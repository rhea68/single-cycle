==> flow/design.v <==
module regs #(parameter n = 8)  
(input logic clk, nreset,w, 
 input logic [n-1:0] Wdata,
 input logic [3:0] Raddr1, Raddr2,
 output logic [n-1:0] Rdata1, Rdata2
 );
	logic [n-1:0] gpr [13:0];
	always_ff @ (posedge clk,negedge nreset)
	begin
		if (!nreset)
          begin		
            gpr[0] <= 0;
			gpr[1] <= 0;
			gpr[2] <= 0;
			gpr[3] <= 0;
			gpr[4] <= 0;
			gpr[5] <= 0;
			gpr[6] <= 0;
			gpr[7] <= 0;
			gpr[8] <= 0;
			gpr[9] <= 0;
			gpr[10] <= 0;
			gpr[11] <= 0;
			gpr[12] <= 0;
			gpr[13] <= 0;
			end 
		else if (w)
		begin
            gpr[Raddr2] <= Wdata;
		end
	end
	always_comb
	begin
	   if (Raddr2==4'd0)
	         Rdata2 =  {n{1'b0}};
              else  
			    Rdata2 = gpr[Raddr2];
        if (Raddr1==4'd0)
	        Rdata1 =  {n{1'b0}};
	  else  Rdata1 = gpr[Raddr1];
	  end
endmodule  
======== Step by step through the tools: regs ========
What the tools print for regs, step after step.
Line numbers count from 1 in the design file above.
Library cell names are shortened.
Not given: -
inputs
  top ..................................... regs
  clock port .............................. clk
  standard-cell library ................... sky130hd
  timing corner ........................... tt_025C_1v80

======== Word level ========
Counts by Yosys on the flattened word-level netlist (proc, flatten, opt, wreduce). Print and check cells are left out. Cells with the same type and inputs are merged into one.
cells by class
  reductions and logical operators ........ 15
  eq/ne operators ......................... 26
  muxes and demuxes ....................... 4
operators by type and width
  kind                                    count
  case mux 8 bit (select 13 bit)          2
  == test 4 bit with constant B           12
  == test 4 x 3 -> 1 bit with constant B  8
  AND reduction 2 bit                     13
  == test 4 x 2 -> 1 bit with constant B  4
  2-to-1 mux 8 bit                        2
  == test 4 x 1 -> 1 bit with constant B  2
  logical NOT 4 bit                       2
word-level totals
  output and inout port bits .............. 16
  input bits .............................. 19
  flip-flop bits (word level) ............. 104

======== Logic depth ========
Yosys ltp: most cells in a row. Word level: on the elaborated netlist, between registers, memories and ports. Mapped: between sequential cells and ports; inverters and the memories' decode and read muxes count.
depth
  depth after elaboration ................. 3
  ABC_AREA ................................ 0
  mapped depth ............................ 8
  mapped depth without buffers ............ 5

======== Netlist ========
Yosys stat after the flow's synthesis: flattened, memories mapped to cells. It holds for the ABC_AREA given above (unset counts as 0); a run with the other value may have another netlist.
The area totals of this step are shown rounded.
cell types
  type      count  total area (µm²)
  dfrtp_1   104    2.6E+03
  mux2_2    81     912.125
  mux2_1    28     315.302
  nand2_1   54     202.694
  a21oi_1   36     180.173
  nor2b_1   27     168.912
  o21ai_0   29     145.139
  a22oi_1   19     142.637
  buf_2     28     140.134
  mux2i_1   12     120.115
  nand3_1   22     110.106
  buf_4     13     97.594
  a31oi_1   12     75.072
  a32oi_1   8      70.067
  nor2_4    6      67.565
  nand2b_1  10     62.56
  nor2_1    15     56.304
  a22o_1    6      52.55
Other cell types: 39; their cells: 112.
mapped netlist
  chip area (Yosys) ....................... 0.00635 mm²
  mapped cells ............................ 622
  flip-flop cells ......................... 104

======== Path before layout ========
Source: OpenSTA report_checks on the synthesized netlist (no wires, ideal clock, input and output delay 20% of the period each), path of least setup slack; recovery checks are left aside. Register names are those of the netlist, which keeps one name where synthesis merged equal registers.
timing path post-synthesis
  path type ............................... input to output
  start point ............................. in Raddr2[0]
  end point ............................... out Rdata2[1]
  path slack .............................. 609 ps
  time at the first pin ................... 578 ps
  external input delay .................... 578 ps
  arrival ................................. 1703 ps
  data required time ...................... 2312 ps
  stages on the path ...................... 6
  output delay ............................ 578 ps
  delay of the path ....................... 1125 ps
  buffers on the path ..................... 3
  clock period ............................ 2890 ps
  synthesis period reached ................ 2281 ps
"delay of the path" is the arrival time less input delay plus setup time.
At an output port there is no setup time.
"stages on the path" counts driving pins, that of a launching flip-flop among them; a cell with two outputs on the path counts twice.
"synthesis period reached" = period - worst setup slack (recovery checks aside). The figure is calculated, with input and output delays left at 20% of the set period.
The rows between start and end are the longest chain of elaborated cells between them; the timing report does not say that the signal goes this way. Where chains are equally long, one stands for them.
A line is the first line of the expression or statement that the cell stems from. Yosys adds cells for indexed reads and writes and turns some case tables into memories.
on the way, post-synthesis
  cell sequence ........................... buf_4 -> buf_2 -> buf_4 -> nor3_1 -> a221oi_1 -> a221oi_1
  length of the longest elaborated chain .. 3
RTL lines, path post-synthesis
  element                         line  RTL
  start: declaration              4     input logic [3:0] Raddr1, Raddr2,
  == test 4 bit                   37    Rdata2 = gpr[Raddr2];
  case mux 8 bit (select 13 bit)  37
  2-to-1 mux 8 bit                34    if (Raddr2==4'd0)
  end: declaration                5     output logic [n-1:0] Rdata1, Rdata2

======== Worst path after layout ========
From the final timing report of flow run 1: the path of least setup slack in the routed layout; clock arrival at registers is part of the times.
The path's times are printed in steps of 10 ps; the period is the one set.
timing path post-layout
  path type ............................... input to output
  start point ............................. in Raddr2[0]
  end point ............................... out Rdata2[2]
  stages on the path ...................... 8
  external input delay .................... 610 ps
  arrival ................................. 2350 ps
  buffers on the path ..................... 3
  output delay ............................ 610 ps
  clock period ............................ 3030 ps
  data required time ...................... 2420 ps
  time at the first pin ................... 610 ps
  path slack .............................. 70 ps
The rows between start and end are the longest chain of elaborated cells between them; the timing report does not say that the signal goes this way. Where chains are equally long, one stands for them.
on the way, post-layout
  cell sequence ........................... buf_2 -> buf_4 -> mux2_2 -> o211ai_1 -> o21ai_1 -> a21oi_1 -> a221oi_1 -> dlygate4sd2_1
  length of the longest elaborated chain .. 3
RTL lines, path post-layout
  element                         line  RTL
  start: declaration              4     input logic [3:0] Raddr1, Raddr2,
  == test 4 bit                   37    Rdata2 = gpr[Raddr2];
  case mux 8 bit (select 13 bit)  37
  2-to-1 mux 8 bit                34    if (Raddr2==4'd0)
  end: declaration                5     output logic [n-1:0] Rdata1, Rdata2

Flow measurements of regs on sky130hd: 2 stored runs with different settings, listed in no order. Input and output delays are each 20% of the period that was set; the output load is 0.01 pF.
By "clock period achieved" is meant the clock period of the run minus its worst setup slack. This is arithmetic on one report: input and output delays are still those of the set period (20% each).
"worst setup path time": the worst setup path's part of the clock period (all of it between registers, 20% less for each end at a port) less its slack. A launch clock that arrives late makes it longer, a capture clock that arrives late makes it shorter.
By "total power of the final layout" is meant OpenSTA's value without simulated activity: inputs other than the clock are taken to toggle once in ten clock periods, and the tool carries that through the logic.
"worst setup path time" is known to 10 ps.
Values from the reports are rounded here.

---- flow run 1 ----
settings
  period_ns = 3.03
  CORE_UTILIZATION = 63
  PLACE_DENSITY_LB_ADDON = 0.02
  CORE_MARGIN = 3
  TNS_END_PERCENT = 80
  CAP_MARGIN = 35
  SLEW_MARGIN = 20
results
  chip area in the Yosys report ........... 0.00635 mm²
  total die area .......................... 0.0113 mm²
  std-cell area (final layout) ............ 0.00801 mm²
  final design utilization ................ 0.82
  worst setup slack after layout .......... 71 ps
  total negative setup slack .............. 0 ps
  total power of the final layout ......... 4.15 mW
  clock period achieved ................... 2959 ps
  worst setup path time ................... 1750 ps
  worst setup path kind ................... input to output

---- flow run 2 ----
settings
  period_ns = 1.85
  CORE_UTILIZATION = 32
  SETUP_SLACK_MARGIN = 0.46
  CELL_PAD_IN_SITES_DETAIL_PLACEMENT = 1
  ABC_AREA = 1
  GPL_TIMING_DRIVEN = 0
  CAP_MARGIN = 0
  SLEW_MARGIN = 40
  MAX_ROUTING_LAYER = met4
  CORE_MARGIN = 2
results
  chip area in the Yosys report ........... 0.00606 mm²
  total die area .......................... 0.0201 mm²
  std-cell area (final layout) ............ 0.00955 mm²
  final design utilization ................ 0.512
  worst setup slack after layout .......... -328 ps
  total negative setup slack .............. -3020 ps
  total power of the final layout ......... 7.76 mW
  clock period achieved ................... 2178 ps
  worst setup path time ................... 1440 ps
  worst setup path kind ................... input to output
